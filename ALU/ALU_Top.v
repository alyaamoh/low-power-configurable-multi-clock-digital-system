==> flow/design.v <==
module ALU_Top #(parameter 	A_WIDTH = 8	, B_WIDTH = 8 , OUT_WIDTH = 16, ALU_FUN_WIDTH = 4)
(	
	input  wire [A_WIDTH-1:0] 			A							,
	input  wire [B_WIDTH-1:0] 			B							,
	input  wire [ALU_FUN_WIDTH-1:0] 	ALU_FUN						,
	input  wire							ALU_EN						,
	input  wire 		  				CLK							,
	input  wire							RST							,
	output reg  [OUT_WIDTH-1:0] 		ALU_OUT						,	
	output reg							OUT_VALID
);
	wire 								Arith_en					;
	wire 								Logic_en					;
	wire 								CMP_en						;
	wire 								Shift_en					;
	wire        [OUT_WIDTH-1:0]			Arith_OUT					;
	wire        [OUT_WIDTH-1:0]			Logic_OUT					;
	wire        [OUT_WIDTH-1:0]			CMP_OUT						;
	wire        [OUT_WIDTH-1:0]			Shift_OUT					;
	wire								Valid_Arith					;
	wire								Valid_Logic					;
	wire								Valid_CMP					;
	wire								Valid_Shift					;
	reg  		[OUT_WIDTH-1:0] 		Result_out					;
	reg									Valid						;
	always@(posedge CLK or negedge RST)
		begin
			if(!RST)
				begin
					ALU_OUT   <= 'b0								;
					OUT_VALID <= 'b0								;
				end			
			else			
				begin			
					ALU_OUT   <= Result_out							;
					OUT_VALID <= Valid								;
				end
		end
	always@(*)
		begin
			if(ALU_EN)
				begin
					Result_out   = 'b0								;
					Valid = 1'b0									;
					case (ALU_FUN[3:2])				
						'b00:
							begin
								Result_out	 = Arith_OUT			;
								Valid		 = Valid_Arith			;
							end
						'b01:
							begin
								Result_out	 = Logic_OUT			;
								Valid		 = Valid_Logic			;
							end
						'b10: 
							begin
								Result_out	 = CMP_OUT				;
								Valid		 = Valid_CMP			;
							end
						'b11: 
							begin
								Result_out	 = Shift_OUT			;
								Valid		 = Valid_Shift			;
							end
						default:
							begin
								Result_out	 = 'b0					;
								Valid		 = 'b0					;
							end
					endcase
				end
			else
				begin
					Result_out	 = 'b0								;
					Valid		 = 'b0								;
				end
		end	
	Decoder #(.ALU_FUN_WIDTH (ALU_FUN_WIDTH-2))
	D1
	(																
		.ALU_FUN(ALU_FUN[3:2])										,
		.ALU_EN(ALU_EN)												,
		.Arith_Enable(Arith_en)										,
		.Logic_Enable(Logic_en)										,
		.CMP_Enable(CMP_en)											,
		.Shift_Enable(Shift_en)
	);
	Arithmetic_unit #(.A_WIDTH(A_WIDTH), .B_WIDTH(B_WIDTH), .OUT_WIDTH(OUT_WIDTH), .ALU_FUN_WIDTH(ALU_FUN_WIDTH-2))		
	Arith 
	(			
		.A(A)													,
		.B(B)													,
		.ALU_FUN(ALU_FUN[1:0])									,
		.Arith_Enable(Arith_en)									,
		.CLK(CLK)												,
		.RST(RST)												,
		.Arith_OUT(Arith_OUT)									,						
		.OUT_VALID(Valid_Arith)	
	);
	Logic_unit #(.A_WIDTH(A_WIDTH), .B_WIDTH(B_WIDTH), .OUT_WIDTH(OUT_WIDTH), .ALU_FUN_WIDTH(ALU_FUN_WIDTH-2))			
	Logic 
	(				
		.A(A)														,
		.B(B)														,
		.ALU_FUN(ALU_FUN[1:0])										,
		.Logic_Enable(Logic_en)										,
		.CLK(CLK)													,
		.RST(RST)													,
		.Logic_OUT(Logic_OUT)										,
		.OUT_VALID(Valid_Logic)			
	);		
	CMP_unit #(.A_WIDTH(A_WIDTH), .B_WIDTH(B_WIDTH), .OUT_WIDTH(OUT_WIDTH), .ALU_FUN_WIDTH(ALU_FUN_WIDTH-2))			
	CMP
	(		
		.A(A)														,
		.B(B)														,
		.ALU_FUN(ALU_FUN[1:0])										,
		.CMP_Enable(CMP_en)											,
		.CLK(CLK)													,
		.RST(RST)													,
		.CMP_OUT(CMP_OUT)											,
		.OUT_VALID(Valid_CMP)
	);	  			
	Shift_unit #(.A_WIDTH(A_WIDTH), .B_WIDTH(B_WIDTH), .OUT_WIDTH(OUT_WIDTH), .ALU_FUN_WIDTH(ALU_FUN_WIDTH-2))				
	Shift 
	(							
		.A(A)														,
		.B(B)														,
		.ALU_FUN(ALU_FUN[1:0])										,
		.Shift_Enable(Shift_en)										,
		.CLK(CLK)													,
		.RST(RST)													,
		.Shift_OUT(Shift_OUT)										,
		.OUT_VALID(Valid_Shift)								
	);
 endmodule
module Arithmetic_unit #(parameter 	A_WIDTH = 8	, B_WIDTH = 8 , OUT_WIDTH = 16, ALU_FUN_WIDTH = 2)						
 (									
	input  wire [A_WIDTH-1:0] 			A												,
	input  wire [B_WIDTH-1:0] 			B												,
	input  wire [ALU_FUN_WIDTH-1:0] 	ALU_FUN											,
	input  wire 						Arith_Enable									,
	input  wire 		  				CLK												,
	input  wire							RST												,
	output reg  [OUT_WIDTH-1:0] 		Arith_OUT										,						
	output reg							OUT_VALID							
 );				
	reg 		[OUT_WIDTH-1:0] 		Arith_Result									;
	reg									VALID											;
	always@(posedge CLK or negedge RST)	
		begin	
			if(!RST)
				begin
					Arith_OUT <= 'b0													;
					OUT_VALID <= 'b0													;
				end
			else
				begin
					Arith_OUT <= Arith_Result											;
					OUT_VALID <= VALID													;
				end
		end	
	always@(*)	
		begin	
			VALID = 1'b0																;
			if (Arith_Enable)		
				begin		
					case (ALU_FUN)	
						'b00: Arith_Result = A + B 										; 							
						'b01: Arith_Result = A - B 										; 
						'b10: Arith_Result = A * B 										; 
						'b11: Arith_Result = A / B 										; 
						default: Arith_Result = 'b0										;
					endcase
					VALID = 'b1															;
				end
			else
				begin
					Arith_Result = 'b0													;
					VALID = 'b0															;
				end
		end
endmodule
module CMP_unit #(parameter 	A_WIDTH = 8	, B_WIDTH = 8 , OUT_WIDTH = 16, ALU_FUN_WIDTH = 2)									
 (																
	input  wire [A_WIDTH-1:0] 			A											,
	input  wire [B_WIDTH-1:0] 			B											,
	input  wire [ALU_FUN_WIDTH-1:0] 	ALU_FUN										,
	input  wire 						CMP_Enable									,
	input  wire 		  				CLK											,
	input  wire							RST											,
	output reg  [OUT_WIDTH-1:0] 		CMP_OUT										,
	output reg							OUT_VALID
 );	
	reg 		[OUT_WIDTH-1:0] 		CMP_Result									;
	reg									VALID										;
	always@(posedge CLK or negedge RST)	
		begin	
			if(!RST)
				begin
					CMP_OUT   <= 'b0												;
					OUT_VALID <= 'b0												;
				end
			else
				begin
					CMP_OUT   <= CMP_Result											;
					OUT_VALID <= VALID												;
				end
		end	
	always@(*)	
		begin	
			VALID = 1'b0															;
			if (CMP_Enable)	
				begin	
					case (ALU_FUN)
						'b01: CMP_Result = (A == B) ? 'd1 : 'd0 					;				
						'b10: CMP_Result = (A > B)  ? 'd2 : 'd0 					;
						'b11: CMP_Result = (A < B)  ? 'd3 : 'd0 					;
						default: CMP_Result = 'd0  									;
					endcase
					VALID = 'b1														;
				end
			else
				begin
					CMP_Result = 'b0												;
					VALID = 'b0														;
				end
		end
endmodule
module Decoder #(parameter ALU_FUN_WIDTH = 2)
(
	input 	wire  [ALU_FUN_WIDTH-1:0] 			ALU_FUN					,
	input   wire								ALU_EN					,
	output  reg 								Arith_Enable			,
	output 	reg 								Logic_Enable			,
	output 	reg 								CMP_Enable				,
	output 	reg 								Shift_Enable
);
	always@(*)
		begin
			if(ALU_EN)
				begin
					Arith_Enable = 1'b0										;
					Logic_Enable = 1'b0										;
					CMP_Enable	 = 1'b0										;
					Shift_Enable = 1'b0										;
					case (ALU_FUN)				
						'b00:
							begin
								Arith_Enable = 1'b1							;
								Logic_Enable = 1'b0							;
								CMP_Enable	 = 1'b0							;
								Shift_Enable = 1'b0							;
							end
						'b01:
							begin
								Arith_Enable = 1'b0							;
								Logic_Enable = 1'b1							;
								CMP_Enable	 = 1'b0							;
								Shift_Enable = 1'b0							;
							end
						'b10: 
							begin
								Arith_Enable = 1'b0							;
								Logic_Enable = 1'b0							;
								CMP_Enable	 = 1'b1							;
								Shift_Enable = 1'b0							;
							end
						'b11: 
							begin
								Arith_Enable = 1'b0							;
								Logic_Enable = 1'b0							;
								CMP_Enable	 = 1'b0							;
								Shift_Enable = 1'b1							;
							end
						default:
							begin
								Arith_Enable = 1'b0							;
								Logic_Enable = 1'b0							;
								CMP_Enable	 = 1'b0							;
								Shift_Enable = 1'b0							;
							end
					endcase
				end
			else
				begin
					Arith_Enable = 1'b0										;
					Logic_Enable = 1'b0										;
					CMP_Enable	 = 1'b0										;
					Shift_Enable = 1'b0										;
				end
		end
endmodule
module Logic_unit #(parameter 	A_WIDTH = 8	, B_WIDTH = 8 , OUT_WIDTH = 16, ALU_FUN_WIDTH = 2)									
 (																
	input  wire [A_WIDTH-1:0] 			A									,
	input  wire [B_WIDTH-1:0] 			B									,
	input  wire [ALU_FUN_WIDTH-1:0] 	ALU_FUN								,
	input  wire 						Logic_Enable						,
	input  wire 		  				CLK									,
	input  wire							RST									,
	output reg  [OUT_WIDTH-1:0] 		Logic_OUT							,
	output reg							OUT_VALID					
 );	
	reg 		[OUT_WIDTH-1:0] 		Logic_Result						;
	reg									VALID								;
	always@(posedge CLK or negedge RST)	
		begin	
			if(!RST)
				begin
					Logic_OUT <= 'b0										;
					OUT_VALID <= 'b0										;
				end
			else
				begin
					Logic_OUT <= Logic_Result								;
					OUT_VALID <= VALID										;
				end
		end	
	always@(*)	
		begin	
			VALID = 1'b0													;
			if (Logic_Enable)		
				begin		
					case (ALU_FUN)	
						'b00: 	 Logic_Result = 	A & B					;
						'b01: 	 Logic_Result = 	A | B					;
						'b10: 	 Logic_Result =   ~(A & B)					;
						'b11:	 Logic_Result =   ~(A | B)					;
						default: Logic_Result =   'd0						;
					endcase
					VALID = 'b1												;
				end
			else
				begin
					Logic_Result = 'b0										;
					VALID = 'b0												;
				end
		end
endmodule
module Shift_unit #(parameter 	A_WIDTH = 8	, B_WIDTH = 8 , OUT_WIDTH = 16, ALU_FUN_WIDTH = 2)									
 (																
	input  wire [A_WIDTH-1:0] 			A									,
	input  wire [B_WIDTH-1:0] 			B									,
	input  wire [ALU_FUN_WIDTH-1:0] 	ALU_FUN								,
	input  wire 						Shift_Enable						,
	input  wire 		  				CLK									,
	input  wire							RST									,
	output reg  [OUT_WIDTH-1:0] 		Shift_OUT							,
	output reg							OUT_VALID	
 );
	reg 		[OUT_WIDTH-1:0] 		Shift_Result						;
	reg									VALID								;
	always@(posedge CLK or negedge RST)	
		begin	
			if(!RST)
				begin
					Shift_OUT <= 'b0										;
					OUT_VALID <= 'b0										;
				end
			else
				begin
					Shift_OUT <= Shift_Result								;
					OUT_VALID <= VALID										;
				end
		end	
	always@(*)	
		begin	
			VALID = 1'b0													;
			if (Shift_Enable)	
				begin	
					case (ALU_FUN)
						'b00: 	 Shift_Result = A >> 1'b1					;				
						'b01: 	 Shift_Result = A << 1'b1					;
						'b10:	 Shift_Result = B >> 1'b1					;
						'b11: 	 Shift_Result = B << 1'b1					;
						default: Shift_Result = 'd0							;
					endcase
					VALID = 'b1												;
				end
			else
				begin
					Shift_Result = 'b0										;
					VALID = 'b0												;
				end
		end
endmodule
# Reports on ALU_Top
# What the tools print for ALU_Top, step after step.
# Line numbers count from 1 in the design file above.
# Library cell names are shortened.
# The mark -- stands for no value.
dict set report inputs {
  top {ALU_Top}
  clock {CLK}
  lib {sky130hd}
  pvt_corner {tt_025C_1v80}
}

# Word level
# Yosys after proc, flatten, opt, wreduce and memory -nomap, before mapping. Enables and synchronous resets that opt folds into registers are not counted as muxes. Memory bits, and registers merged into a memory's read port (data or address), are not among the register bits. Print and check cells are not counted. Equal cells are merged and count once.
dict set report word_totals {
  reg_bits 85
  input_bits 23
  wordCells 60
}
dict set report op_classes {
  addsub 2
  mul 1
  n_div 1
  compare 2
  n_eq 7
  mux 27
  n_logic 4
  reduce_and_logical 6
}
# op count
set op_table {}
lappend op_table {{case mux 16 bit (select 4 bit)} 4}
lappend op_table {{divider 8 x 8 -> 16 bit} 1}
lappend op_table {{multiplier 8 x 8 -> 16 bit} 1}
lappend op_table {{2-to-1 mux 16 bit} 5}
lappend op_table {{case mux 16 bit (select 3 bit)} 1}
lappend op_table {{inverter 16 bit} 2}
lappend op_table {{OR reduction 3 bit} 4}
lappend op_table {{2-to-1 mux 1 bit} 10}
lappend op_table {{adder 8 x 8 -> 9 bit} 1}
lappend op_table {{subtractor 8 x 8 -> 9 bit} 1}
lappend op_table {{== test 2 bit with constant B} 4}
lappend op_table {{> comparator 8 bit} 1}
lappend op_table {{less-than comparator 8 bit} 1}
lappend op_table {{== test 8 bit} 1}
lappend op_table {{bitwise AND 8 bit} 1}
lappend op_table {{OR 8 bit} 1}
lappend op_table {{case mux 1 bit (select 2 bit)} 4}
lappend op_table {{== test 2 x 1 -> 1 bit with constant B} 2}
lappend op_table {{logical NOT 2 bit} 2}
lappend op_table {{case mux 1 bit (select 4 bit)} 1}
lappend op_table {{2-to-1 mux 2 bit} 2}

# Logic depth
# Yosys ltp: most cells in a row. Word level: on the elaborated netlist, between registers, memories and ports. Mapped: between sequential cells and ports; inverters and the memories' decode and read muxes count.
dict set report logic_depth {
  depth_word 5
  abc_area 0
  ltp_mapped 149
}

# Synthesis result
# Yosys stat after the flow's synthesis: flattened, memories mapped to cells. It holds for the ABC_AREA given above (unset counts as 0); a run with the other value may have another netlist.
# The area totals of this step are shown rounded.
# cell_type count type_area_um2
set types {}
lappend types {ha_1 162 2.03E+03}
lappend types {dfrtp_1 57 1.43E+03}
lappend types {fa_1 38 760.73}
lappend types {nor2_1 153 574.301}
lappend types {a21oi_1 91 455.437}
lappend types {xnor2_1 41 359.094}
lappend types {o21a_1 44 330.317}
lappend types {mux2_2 29 326.563}
lappend types {nand2_1 86 322.81}
lappend types {inv_1 84 315.302}
lappend types {o21ai_0 60 300.288}
lappend types {nor3_1 54 270.259}
lappend types {mux2i_1 21 210.202}
lappend types {mux4_2 9 202.694}
lappend types {xor2_1 20 175.168}
lappend types {nand2b_1 25 156.4}
lappend types {a21o_1 17 127.622}
lappend types {clkbuf_1 34 127.622}
# Not listed: further types 73, cells in them 265.
dict set report mapped {
  cell_count 1290
  yosys_area_um2 10500
  flip_flops 57
  n_buf 44
}
# The figures by module come from a second, unflattened synthesis with its own total; it is not the netlist above.
dict set report unflattened {
  cells_unflattened 1381
  area_unflattened_um2 11600
}
# Each row is one instance without its submodules.
# mod instances n_cells area_um2 seq_area_um2
set by_module {}
lappend by_module {Arithmetic_unit 1 1163 9060 425}
lappend by_module {ALU_Top 1 77 970 425}
lappend by_module {Shift_unit 1 47 554 250}
lappend by_module {Logic_unit 1 38 502 250}
lappend by_module {CMP_unit 1 52 443 75.1}
lappend by_module {{Decoder (ALU_FUN_WIDTH=2)} 1 4 37.5 0.0}

# Path before layout
# OpenSTA on the mapped netlist: ideal clock, no wires. The path of least setup slack (recovery checks aside). Input and output delay are each 20% of the period. Register names are those of the netlist, which keeps one name where synthesis merged equal registers.
dict set report synth_path {
  path_kind {input to register}
  from {in B[2]}
  to {reg Arith.Arith_OUT[0]}
  tclk_ns 33.2
  input_delay_ns 6.640
  t_first_pin_ns 6.640
  arrival_ns 32.070
  required_time_ns 33.080
  slack_ns 1.010
  path_delay_ns 25.550
  stages 128
  path_buffers 8
  period_less_setup_slack_ns 32.19
}
# "path_delay_ns" is the arrival time less input delay plus setup time.
# "stages": output pins that drive a net of the path, with the launching flip-flop's if there is one; two outputs of one cell count as two.
# "period_less_setup_slack_ns" is the clock period less the worst setup slack; recovery checks do not enter. This is arithmetic on one report: input and output delays are still those of the set period (20% each).
# Between the ends stands the longest chain of elaborated cells between them, by number of cells; it is not shown to be the way that was timed. Of several equally long chains one is given.
# A line is the first line of the expression or statement that the cell stems from. Yosys adds cells for indexed reads and writes and turns some case tables into memories.
dict set report synth_between {
  cell_sequence {clkbuf_1 -> inv_1 -> ha_1 -> o211ai_1 -> nand2_1 -> mux2i_1 -> nor2_1 -> ha_1 -> or3_1 -> o22a_1 -> mux2i_1 -> inv_1 -> ha_1 -> nand4_1 -> a21boi_1 -> o21ai_1 -> mux2_2 -> ha_1 -> (+92 left out) -> a21o_1 -> a31oi_1 -> and3_1 -> nor2b_4 -> buf_6 -> mux2i_1 -> ha_1 -> a21o_1 -> a21oi_1 -> nor2b_1 -> o21ai_0 -> nand2b_1 -> a21oi_1 -> nor2b_1 -> o21ai_0 -> and4bb_2 -> o2111ai_1 -> o211a_1}
  elab_chain_cells 3
}
# element line
set synth_lines {}
lappend synth_lines {{start, declared} 4} ;# input wire [B_WIDTH-1:0] B ,
lappend synth_lines {{divider 8 x 8 -> 16 bit} 173} ;# 'b11: Arith_Result = A / B ;
lappend synth_lines {{case mux 16 bit (select 4 bit)} 169} ;# case (ALU_FUN)
lappend synth_lines {{2-to-1 mux 16 bit} 167} ;# if (Arith_Enable)
lappend synth_lines {{end, assigned} 155} ;# Arith_OUT <= 'b0 ;
lappend synth_lines {{end, assigned} 160} ;# Arith_OUT <= Arith_Result ;
lappend synth_lines {{end, declared} 146} ;# output reg [OUT_WIDTH-1:0] Arith_OUT ,

# Timing after layout
# Path of least setup slack in the final report of run 1 (OpenROAD, finished layout, wires in). Where an end is a register, its clock arrival counts in the times.
dict set report layout_path {
  path_kind {input to register}
  from {in B[2]}
  to {reg Arith.Arith_OUT[0]}
  tclk_ns 46.2
  input_delay_ns 9.24
  t_first_pin_ns 9.24
  arrival_ns 38.75
  required_time_ns 46.38
  slack_ns 7.63
  stages 130
  path_buffers 9
}
# Between the ends stands the longest chain of elaborated cells between them, by number of cells; it is not shown to be the way that was timed. Of several equally long chains one is given.
dict set report layout_between {
  cell_sequence {clkdlybuf4s50_1 -> clkbuf_2 -> clkinvlp_4 -> ha_1 -> o211ai_1 -> nand2_1 -> mux2i_1 -> nor2_1 -> ha_1 -> or3_1 -> o22a_1 -> mux2i_1 -> inv_1 -> ha_1 -> nand4_1 -> a21boi_1 -> o21ai_2 -> mux2_2 -> (+94 left out) -> a21o_1 -> a31oi_1 -> and3_1 -> nor2b_4 -> buf_6 -> mux2i_1 -> ha_1 -> a21o_1 -> a21oi_1 -> nor2b_1 -> o21ai_0 -> nand2b_1 -> a21oi_1 -> nor2b_1 -> o21ai_0 -> and4bb_2 -> o2111ai_1 -> o211a_1}
  elab_chain_cells 3
}
# element line
set layout_lines {}
lappend layout_lines {{start, declared} 4} ;# input wire [B_WIDTH-1:0] B ,
lappend layout_lines {{divider 8 x 8 -> 16 bit} 173} ;# 'b11: Arith_Result = A / B ;
lappend layout_lines {{case mux 16 bit (select 4 bit)} 169} ;# case (ALU_FUN)
lappend layout_lines {{2-to-1 mux 16 bit} 167} ;# if (Arith_Enable)
lappend layout_lines {{end, assigned} 155} ;# Arith_OUT <= 'b0 ;
lappend layout_lines {{end, assigned} 160} ;# Arith_OUT <= Arith_Result ;
lappend layout_lines {{end, declared} 146} ;# output reg [OUT_WIDTH-1:0] Arith_OUT ,

Ticket comment

Top module ALU_Top; platform sky130hd; tools Yosys and OpenROAD; 2 stored runs in no particular order. Input and output delays are each 20% of the period that was set; the output load is 0.01 pF.
"clock_period_reached_ns": clock period set for the run, less the worst setup slack. It is reckoned from that one timing run; input and output delays stay at 20% of the period that was set.
"worst_setup_path_time_ns" is the time allowed to the run's worst setup path (the clock period less input and output delay, where it has them) less its slack. Clock arrival times count: a late capture clock shortens it, a late launch clock lengthens it.
The measured numbers are rounded.

[flow] run 1: files
==> flow/run.sh <==
#!/bin/bash
# the make line also repeats the synthesis and layout settings of config.mk as NAME=value (left out here)
make -C /OpenROAD-flow-scripts/flow DESIGN_CONFIG=/design/flow/config.mk WORK_HOME=/design/flow/orfs CLKGATE_MAP_FILE= finish
==> flow/config.mk <==
export PLATFORM = sky130hd
export DESIGN_NAME = ALU_Top
export DESIGN_NICKNAME = ALU_Top
export VERILOG_FILES = /design/flow/design.v
export SDC_FILE = /design/flow/constraint.sdc
export NUM_CORES = 4
export LEC_CHECK = 0
export CAP_MARGIN = 20
export CORE_ASPECT_RATIO = 1.77
export CORE_MARGIN = 2
export CORE_UTILIZATION = 56
export GPL_ROUTABILITY_DRIVEN = 0
export GPL_TIMING_DRIVEN = 0
export PLACE_DENSITY = 0.67
export SETUP_SLACK_MARGIN = 5.0
export SLEW_MARGIN = 20
==> flow/constraint.sdc <==
create_clock -name core_clock -period 46.2 [get_ports {CLK}]
set_input_delay 9.2400 -clock core_clock [delete_from_list [all_inputs] [get_ports {CLK}]]
set_output_delay 9.2400 -clock core_clock [all_outputs]
set_load 0.01 [all_outputs]

[flow] run 1: metrics
[metrics] final_setup_tns_ns = 0.000
[metrics] ws_setup_ns = 7.63
[metrics] layout_utilization_pct = 63.4
[metrics] die_area_um2 = 19900
[metrics] clock_period_reached_ns = 38.568
[metrics] worst_setup_path_time_ns = 29.33
[metrics] path_kind = input to register
[metrics] synth_area_um2 = 10500

[flow] run 2: files
==> flow/run.sh <==
#!/bin/bash
# the make line also repeats the synthesis and layout settings of config.mk as NAME=value (left out here)
make -C /OpenROAD-flow-scripts/flow DESIGN_CONFIG=/design/flow/config.mk WORK_HOME=/design/flow/orfs CLKGATE_MAP_FILE= finish
==> flow/config.mk <==
export PLATFORM = sky130hd
export DESIGN_NAME = ALU_Top
export DESIGN_NICKNAME = ALU_Top
export VERILOG_FILES = /design/flow/design.v
export SDC_FILE = /design/flow/constraint.sdc
export NUM_CORES = 4
export LEC_CHECK = 0
export CAP_MARGIN = 20
export CORE_MARGIN = 2
export CORE_UTILIZATION = 40
export SETUP_SLACK_MARGIN = -0.51
export SLEW_MARGIN = 20
==> flow/constraint.sdc <==
create_clock -name core_clock -period 36.9 [get_ports {CLK}]
set_input_delay 7.3800 -clock core_clock [delete_from_list [all_inputs] [get_ports {CLK}]]
set_output_delay 7.3800 -clock core_clock [all_outputs]
set_load 0.01 [all_outputs]

[flow] run 2: metrics
[metrics] synth_area_um2 = 10500
[metrics] final_setup_tns_ns = 0.000
[metrics] clock_period_reached_ns = 35.004
[metrics] die_area_um2 = 27600
[metrics] layout_utilization_pct = 45.0
[metrics] ws_setup_ns = 1.90
[metrics] worst_setup_path_time_ns = 27.62
[metrics] path_kind = input to register
